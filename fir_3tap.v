==> flow/design.v <==
module D_flip_flop(input clk, 
				   input [15:0] D, 
				   output reg [15:0] Q);
always @(posedge clk)
Q<=D;
endmodule
module RCA_16bit(output [15:0] sum, 
				 output cout, 
				 input [15:0] a,b);
wire [15:1] c;
full_adder faa(sum[0], c[1], a[0], b[0], 1'b0);
full_adder fa[14:1](sum[14:1], c[15:2], a[14:1], b[14:1], c[14:1]);
full_adder fa15(sum[15], cout, a[15], b[15], c[15]);
endmodule
module braun_multiplier(input [7:0] a, 
			input [7:0] b, 
			output [15:0] prod);
wire prod_buff [62:0];   
wire carry_buff [54:0] ;  
wire sum_buff [41:0] ;  
and a1(prod[0],a[0],b[0]);   
and a2(prod_buff[0],a[1],b[0]);
and a3(prod_buff[1],a[0],b[1]);
and a4(prod_buff[2],a[2],b[0]);
and a5(prod_buff[3],a[1],b[1]);
and a6(prod_buff[4],a[0],b[2]);
and a7(prod_buff[5],a[3],b[0]);
and a8(prod_buff[6],a[2],b[1]);
and a9(prod_buff[7],a[1],b[2]);
and a10(prod_buff[8],a[0],b[3]);
and a11(prod_buff[9],a[4],b[0]);
and a12(prod_buff[10],a[3],b[1]);
and a13(prod_buff[11],a[2],b[2]);
and a14(prod_buff[12],a[1],b[3]);
and a15(prod_buff[13],a[0],b[4]);
and a16(prod_buff[14],a[5],b[0]);
and a17(prod_buff[15],a[4],b[1]);
and a18(prod_buff[16],a[3],b[2]);
and a19(prod_buff[17],a[2],b[3]);
and a20(prod_buff[18],a[1],b[4]);
and a21(prod_buff[19],a[0],b[5]);
and a22(prod_buff[20],a[6],b[0]);
and a23(prod_buff[21],a[5],b[1]);
and a24(prod_buff[22],a[4],b[2]);
and a25(prod_buff[23],a[3],b[3]);
and a26(prod_buff[24],a[2],b[4]);
and a27(prod_buff[25],a[1],b[5]);
and a28(prod_buff[26],a[0],b[6]);
and a29(prod_buff[27],a[7],b[0]);
and a30(prod_buff[28],a[6],b[1]);
and a31(prod_buff[29],a[5],b[2]);
and a32(prod_buff[30],a[4],b[3]);
and a33(prod_buff[31],a[3],b[4]);
and a34(prod_buff[32],a[2],b[5]);
and a35(prod_buff[33],a[1],b[6]);
and a36(prod_buff[34],a[0],b[7]);
and a37(prod_buff[35],a[7],b[1]);
and a38(prod_buff[36],a[6],b[2]);
and a39(prod_buff[37],a[5],b[3]);
and a40(prod_buff[38],a[4],b[4]);
and a41(prod_buff[39],a[3],b[5]);
and a42(prod_buff[40],a[2],b[6]);
and a43(prod_buff[41],a[1],b[7]);
and a44(prod_buff[42],a[7],b[2]);
and a45(prod_buff[43],a[6],b[3]);
and a46(prod_buff[44],a[5],b[4]);
and a47(prod_buff[45],a[4],b[5]);
and a48(prod_buff[46],a[3],b[6]);
and a49(prod_buff[47],a[2],b[7]);
and a50(prod_buff[48],a[7],b[3]);
and a51(prod_buff[49],a[6],b[4]);
and a52(prod_buff[50],a[5],b[5]);
and a53(prod_buff[51],a[4],b[6]);
and a54(prod_buff[52],a[3],b[7]);
and a55(prod_buff[53],a[7],b[4]);
and a56(prod_buff[54],a[6],b[5]);
and a57(prod_buff[55],a[5],b[6]);
and a58(prod_buff[56],a[4],b[7]);
and a59(prod_buff[57],a[7],b[5]);
and a60(prod_buff[58],a[6],b[6]);
and a61(prod_buff[59],a[5],b[7]);
and a62(prod_buff[60],a[7],b[6]);
and a63(prod_buff[61],a[6],b[7]);
and a64(prod_buff[62],a[7],b[7]);
full_adder fa1  (prod[1],carry_buff[0],prod_buff[0],prod_buff[1],1'b0);
full_adder fa2  (sum_buff[0],carry_buff[1],prod_buff[2],prod_buff[3],carry_buff[0]);
full_adder fa3  (sum_buff[1],carry_buff[2],prod_buff[5],prod_buff[6],carry_buff[1]);
full_adder fa4  (sum_buff[2],carry_buff[3],prod_buff[9],prod_buff[10],carry_buff[2]);
full_adder fa5  (sum_buff[3],carry_buff[4],prod_buff[14],prod_buff[15],carry_buff[3]);
full_adder fa6  (sum_buff[4],carry_buff[5],prod_buff[20],prod_buff[21],carry_buff[4]);
full_adder fa7  (sum_buff[5],carry_buff[6],prod_buff[27],prod_buff[28],carry_buff[5]);
full_adder fa8  (sum_buff[6],carry_buff[7],prod_buff[35],1'b0,carry_buff[6]);
full_adder fa9  (prod[2],carry_buff[8],sum_buff[0],prod_buff[4],1'b0);
full_adder fa10 (sum_buff[7],carry_buff[9],sum_buff[1],prod_buff[7],carry_buff[8]);
full_adder fa11 (sum_buff[8],carry_buff[10],sum_buff[2],prod_buff[11],carry_buff[9]);
full_adder fa12 (sum_buff[9],carry_buff[11],sum_buff[3],prod_buff[16],carry_buff[10]);
full_adder fa13 (sum_buff[10],carry_buff[12],sum_buff[4],prod_buff[22],carry_buff[11]);
full_adder fa14 (sum_buff[11],carry_buff[13],sum_buff[5],prod_buff[29],carry_buff[12]);
full_adder fa15 (sum_buff[12],carry_buff[14],sum_buff[6],prod_buff[36],carry_buff[13]);
full_adder fa16 (sum_buff[13],carry_buff[15],prod_buff[42],carry_buff[7],carry_buff[14]);
full_adder fa17 (prod[3],carry_buff[16],sum_buff[7],prod_buff[8],1'b0);
full_adder fa18 (sum_buff[14],carry_buff[17],sum_buff[8],prod_buff[12],carry_buff[16]);
full_adder fa19 (sum_buff[15],carry_buff[18],sum_buff[9],prod_buff[17],carry_buff[17]);
full_adder fa20 (sum_buff[16],carry_buff[19],sum_buff[10],prod_buff[23],carry_buff[18]);
full_adder fa21 (sum_buff[17],carry_buff[20],sum_buff[11],prod_buff[30],carry_buff[19]);
full_adder fa22 (sum_buff[18],carry_buff[21],sum_buff[12],prod_buff[37],carry_buff[20]);
full_adder fa23 (sum_buff[19],carry_buff[22],sum_buff[13],prod_buff[43],carry_buff[21]);
full_adder fa24 (sum_buff[20],carry_buff[23],prod_buff[48],carry_buff[15],carry_buff[22]);
full_adder fa25 (prod[4],carry_buff[24],sum_buff[14],prod_buff[13],1'b0);
full_adder fa26 (sum_buff[21],carry_buff[25],sum_buff[15],prod_buff[18],carry_buff[24]);
full_adder fa27 (sum_buff[22],carry_buff[26],sum_buff[16],prod_buff[24],carry_buff[25]);
full_adder fa28 (sum_buff[23],carry_buff[27],sum_buff[17],prod_buff[31],carry_buff[26]);
full_adder fa29 (sum_buff[24],carry_buff[28],sum_buff[18],prod_buff[38],carry_buff[27]);
full_adder fa30 (sum_buff[25],carry_buff[29],sum_buff[19],prod_buff[44],carry_buff[28]);
full_adder fa31 (sum_buff[26],carry_buff[30],sum_buff[20],prod_buff[49],carry_buff[29]);
full_adder fa32 (sum_buff[27],carry_buff[31],prod_buff[53],carry_buff[23],carry_buff[30]);
full_adder fa33 (prod[5],carry_buff[32],sum_buff[21],prod_buff[19],1'b0);
full_adder fa34 (sum_buff[28],carry_buff[33],sum_buff[22],prod_buff[25],carry_buff[32]);
full_adder fa35 (sum_buff[29],carry_buff[34],sum_buff[23],prod_buff[32],carry_buff[33]);
full_adder fa36 (sum_buff[30],carry_buff[35],sum_buff[24],prod_buff[39],carry_buff[34]);
full_adder fa37 (sum_buff[31],carry_buff[36],sum_buff[25],prod_buff[45],carry_buff[35]);
full_adder fa38 (sum_buff[32],carry_buff[37],sum_buff[26],prod_buff[50],carry_buff[36]);
full_adder fa39 (sum_buff[33],carry_buff[38],sum_buff[27],prod_buff[54],carry_buff[37]);
full_adder fa40 (sum_buff[34],carry_buff[39],prod_buff[57],carry_buff[31],carry_buff[38]);
full_adder fa41 (prod[6],carry_buff[40],sum_buff[28],prod_buff[26],1'b0);
full_adder fa42 (sum_buff[35],carry_buff[41],sum_buff[29],prod_buff[33],carry_buff[40]);
full_adder fa43 (sum_buff[36],carry_buff[42],sum_buff[30],prod_buff[40],carry_buff[41]);
full_adder fa44 (sum_buff[37],carry_buff[43],sum_buff[31],prod_buff[46],carry_buff[42]);
full_adder fa45 (sum_buff[38],carry_buff[44],sum_buff[32],prod_buff[51],carry_buff[43]);
full_adder fa46 (sum_buff[39],carry_buff[45],sum_buff[33],prod_buff[55],carry_buff[44]);
full_adder fa47 (sum_buff[40],carry_buff[46],sum_buff[34],prod_buff[58],carry_buff[45]);
full_adder fa48 (sum_buff[41],carry_buff[47],prod_buff[60],carry_buff[39],carry_buff[46]);
full_adder fa49 (prod[7],carry_buff[48],sum_buff[35],prod_buff[34],1'b0);
full_adder fa50 (prod[8],carry_buff[49],sum_buff[36],prod_buff[41],carry_buff[48]);
full_adder fa51 (prod[9],carry_buff[50],sum_buff[37],prod_buff[47],carry_buff[49]);
full_adder fa52 (prod[10],carry_buff[51],sum_buff[38],prod_buff[52],carry_buff[50]);
full_adder fa53 (prod[11],carry_buff[52],sum_buff[39],prod_buff[56],carry_buff[51]);
full_adder fa54 (prod[12],carry_buff[53],sum_buff[40],prod_buff[59],carry_buff[52]);
full_adder fa55 (prod[13],carry_buff[54],sum_buff[41],prod_buff[61],carry_buff[53]);
full_adder fa56 (prod[14],prod[15],prod_buff[62],carry_buff[47],carry_buff[54]);
endmodule
module fir_3tap (input clk, 
				 input [7:0] Xin, 
				 input [7:0] H0, 
				 input [7:0] H1,
				 input [7:0] H2,
				 output reg [15:0] Yout);
wire [15:0] M0,M1,M2, add_out1, add_out2;
wire [15:0] Q1,Q2;
braun_multiplier m1(Xin,H2,M2);
braun_multiplier m2(Xin,H1,M1);
braun_multiplier m3(Xin,H0,M0);
RCA_16bit r1(.sum(add_out1),.a(Q1),.b(M1));
RCA_16bit r2(.sum(add_out2),.a(Q2),.b(M0));
D_flip_flop dff1(clk,M2,Q1);
D_flip_flop dff2(clk,add_out1,Q2);
always @(posedge clk)
Yout <= add_out2;
endmodule
module full_adder(output sum, 
				  output carry_out, 
				  input x, 
				  input y, 
				  input carry_in);
wire prop, gen, pr_cin;
xor x1(prop,x,y);
xor x2(sum,prop,carry_in);
and a1(pr_cin, prop, carry_in);
and a2(gen, x, y);
or o1(carry_out, gen, pr_cin);
endmodule
Tool chain data of fir_3tap
Tool output for the design above, in the order of the flow.
Line numbers count from 1 in the design file above.
Operators: Yosys type, input widths -> output width; for muxes data width and select width s.
Cell names lack the library's common part.
{ "inputs": {"top": "fir_3tap", "clk_port": "clk", "library": "sky130hd", "corner": "tt_025C_1v80"} }

Word-level counts
Counts by Yosys on the flattened word-level netlist (proc, flatten, opt, wreduce; memories kept). Register bits leave out memories and registers merged into their read ports (data or address); mux counts leave out enables and synchronous resets folded into registers. Print and check cells are left out. Cells with the same type and inputs are merged into one.
{ "word_totals": {"ff_bits": 48, "inputBits": 33, "out_inout_bits": 16, "wordCells": 1111} }
{ "classes": {"logic": 1108} }
{ "ops": {"columns": ["cell", "count"], "rows": [
  ["$and 1x1->1", 562],
  ["$xor 1x1->1", 374],
  ["$or 1x1->1", 172]
]} }

Longest topological paths
Depth = most cells in a row (Yosys ltp): at word level without a register or memory, in the mapped netlist without a sequential cell, where the memories' decode and read muxes count.
{ "logic_depth": {"ltp_word": 43, "ABC_AREA": 0, "mapped_depth": 31, "ltp_nobuf": 30} }

After synthesis
Source: synth_stat.txt of the flow (Yosys; design flattened, memories mapped). It holds for the ABC_AREA given above (unset counts as 0); a run with the other value may have another netlist.
{ "mapped": {"mapped_cells": 574, "area_um2": 6506.2, "seqArea_um2": 960.9, "ff_cells": 48, "buf_cells": 16} }
{ "types": {"columns": ["cell", "count", "type_area_um2"], "rows": [
  ["fa_1", 172, 3.44E+03],
  ["dfxtp_1", 48, 960.922],
  ["and2_1", 146, 913.376],
  ["inv_1", 118, 442.925],
  ["ha_1", 26, 325.312],
  ["buf_6", 14, 157.651],
  ["nand2_1", 38, 142.637],
  ["and2_2", 8, 60.058],
  ["xor3_1", 2, 47.546],
  ["buf_4", 1, 7.507],
  ["buf_2", 1, 5.005]
]} }
By module: a second synthesis without flattening, with its own total; a netlist apart from the flattened one above.
{ "unflattened": {"cells_unflattened": 445, "hier_area_um2": 6184.7} }
Each row is one instance without its submodules.
{ "by_module": {"columns": ["module", "instances", "n_cells", "area_um2", "mod_seq_area_um2"], "rows": [
  ["full_adder", 200, 1, 20.0, 0.0],
  ["braun_multiplier", 3, 65, 404.1, 0.0],
  ["D_flip_flop", 2, 16, 320.3, 320.3],
  ["fir_3tap", 1, 16, 320.3, 320.3],
  ["RCA_16bit", 2, 1, 3.8, 0.0]
]} }

Worst setup path after synthesis
Path of least setup slack by OpenSTA after synthesis, without wires, with an ideal clock, recovery checks aside; 20% of the period is set as input and as output delay. Where synthesis merged equal registers, the netlist keeps one of their names.
{ "synth_timing": {"kind": "input-to-reg", "from": "in Xin[0]", "to": "reg dff2.Q[15]", "clock_period_ns": 12.7, "in_delay_ns": 2.540, "setup_time_ns": 0.131, "t_first_pin_ns": 2.540, "t_arrival_ns": 12.146, "required_time_ns": 12.569, "path_slack_ns": 0.423, "delay_ns": 9.737, "driving_pins": 25, "path_buffers": 1, "synth_period_reached_ns": 12.277} }
"delay_ns" = arrival - input delay + setup time.
"driving_pins" counts driving pins, that of a launching flip-flop among them; a cell with two outputs on the path counts twice.
"synth_period_reached_ns" is the clock period less the worst setup slack; recovery checks do not enter. This is arithmetic on one report: input and output delays are still those of the set period (20% each).
The rows between start and end are the longest chain of elaborated cells between them; the timing report does not say that the signal goes this way. Where chains are equally long, one stands for them.
A line is the first line of the expression or statement that the cell stems from. Yosys adds cells for indexed reads and writes and turns some case tables into memories.
{ "synth_via": {"cell_sequence": "buf_6 -> and2_1 -> ha_1 -> fa_1 -> fa_1 -> fa_1 -> fa_1 -> fa_1 -> fa_1 -> fa_1 -> fa_1 -> fa_1 -> fa_1 -> fa_1 -> fa_1 -> fa_1 -> inv_1 -> fa_1 -> fa_1 -> fa_1 -> fa_1 -> fa_1 -> fa_1 -> fa_1 -> xor3_1", "elab_chain_len": 43, "cells_between": 311, "cone_lines": 13, "cone_classes": "311 x logic"} }
{ "synth_rtl": {"columns": ["item", "line_no", "rtl"], "rows": [
  ["start: declaration", 143, "input [7:0] Xin,"],
  ["$and 1x1->1", 23, "and a3(prod_buff[1],a[0],b[1]);"],
  ["$and 1x1->1", 169, "and a2(gen, x, y);"],
  ["$and 1x1->1", 168, "and a1(pr_cin, prop, carry_in);"],
  ["$or 1x1->1", 170, "or o1(carry_out, gen, pr_cin);"],
  ["$and 1x1->1", 168, null],
  ["$or 1x1->1", 170, null],
  ["$and 1x1->1", 168, null],
  ["(+29 left out)", null, null],
  ["$and 1x1->1", 168, null],
  ["$or 1x1->1", 170, null],
  ["$xor 1x1->1", 167, "xor x2(sum,prop,carry_in);"],
  ["$xor 1x1->1", 166, "xor x1(prop,x,y);"],
  ["$and 1x1->1", 168, null],
  ["$or 1x1->1", 170, null],
  ["$xor 1x1->1", 167, null],
  ["end: assignment", 5, "Q<=D;"],
  ["end: declaration", 3, "output reg [15:0] Q);"]
]} }

Path in the finished layout
From the final timing report of job 1: the path of least setup slack in the routed layout; clock arrival at registers is part of the times.
{ "layout_timing": {"kind": "input-to-reg", "from": "in Xin[0]", "to": "reg dff2.Q[15]", "clock_period_ns": 9.11, "in_delay_ns": 1.82, "setup_time_ns": 0.12, "t_first_pin_ns": 1.82, "t_arrival_ns": 10.93, "required_time_ns": 9.29, "path_slack_ns": -1.64, "driving_pins": 26, "path_buffers": 2} }
The rows between start and end are the longest chain of elaborated cells between them; the timing report does not say that the signal goes this way. Where chains are equally long, one stands for them.
{ "layout_via": {"cell_sequence": "buf_12 -> buf_8 -> and2_4 -> ha_4 -> fa_2 -> fa_2 -> fa_2 -> fa_2 -> fa_2 -> fa_2 -> fa_2 -> fa_2 -> fa_2 -> fa_2 -> fa_2 -> fa_2 -> fa_2 -> fa_2 -> fa_2 -> inv_2 -> fa_2 -> fa_2 -> fa_2 -> fa_2 -> fa_2 -> xor3_1", "elab_chain_len": 43, "cells_between": 311, "cone_lines": 13, "cone_classes": "311 x logic"} }
{ "layout_rtl": {"columns": ["item", "line_no", "rtl"], "rows": [
  ["start: declaration", 143, "input [7:0] Xin,"],
  ["$and 1x1->1", 23, "and a3(prod_buff[1],a[0],b[1]);"],
  ["$and 1x1->1", 169, "and a2(gen, x, y);"],
  ["$and 1x1->1", 168, "and a1(pr_cin, prop, carry_in);"],
  ["$or 1x1->1", 170, "or o1(carry_out, gen, pr_cin);"],
  ["$and 1x1->1", 168, null],
  ["$or 1x1->1", 170, null],
  ["$and 1x1->1", 168, null],
  ["(+29 left out)", null, null],
  ["$and 1x1->1", 168, null],
  ["$or 1x1->1", 170, null],
  ["$xor 1x1->1", 167, "xor x2(sum,prop,carry_in);"],
  ["$xor 1x1->1", 166, "xor x1(prop,x,y);"],
  ["$and 1x1->1", 168, null],
  ["$or 1x1->1", 170, null],
  ["$xor 1x1->1", 167, null],
  ["end: assignment", 5, "Q<=D;"],
  ["end: declaration", 3, "output reg [15:0] Q);"]
]} }

2 stored runs of fir_3tap in the flow (synthesis by Yosys, layout by OpenROAD, sky130hd cells), in arbitrary order. Constraints: input delay and output delay 20% of the set period each, output load 0.01 pF.
"achieved clock period (ns)" = clock period - worst setup slack. The figure is calculated, with input and output delays left at 20% of the set period.
"finish__power__total" rests on the timing tool's default activity at the inputs, not on a simulated workload.

settings of job 1
{
  "period_ns": 9.11,
  "CORE_UTILIZATION": 16,
  "PLACE_DENSITY": 0.52,
  "CELL_PAD_IN_SITES_DETAIL_PLACEMENT": 0,
  "TNS_END_PERCENT": 50,
  "GPL_TIMING_DRIVEN": 0,
  "GPL_ROUTABILITY_DRIVEN": 0,
  "CTS_CLUSTER_SIZE": 100,
  "MIN_ROUTING_LAYER": "met1",
  "CAP_MARGIN": 20,
  "CORE_MARGIN": 2,
  "SLEW_MARGIN": 20
}
report of job 1
yosys chip area after synthesis (um^2): 6506.2
finish__design__die__area: 42294.0
finish__design__instance__area__stdcell: 8217.9
finish__timing__setup__ws: -1.639
finish__timing__setup__tns: -16.422
finish__power__total: 3.209e-03
achieved clock period (ns): 10.749

settings of job 2
{
  "period_ns": 21.9,
  "CORE_UTILIZATION": 32,
  "PLACE_DENSITY": 0.69,
  "CORE_MARGIN": 4,
  "CELL_PAD_IN_SITES_DETAIL_PLACEMENT": 0,
  "GPL_TIMING_DRIVEN": 1,
  "GPL_ROUTABILITY_DRIVEN": 0,
  "CAP_MARGIN": 30,
  "SLEW_MARGIN": 25
}
report of job 2
yosys chip area after synthesis (um^2): 6506.2
finish__design__die__area: 22677.3
finish__design__instance__area__stdcell: 7348.3
finish__timing__setup__ws: 6.888
finish__timing__setup__tns: 0.000
finish__power__total: 1.189e-03
achieved clock period (ns): 15.012
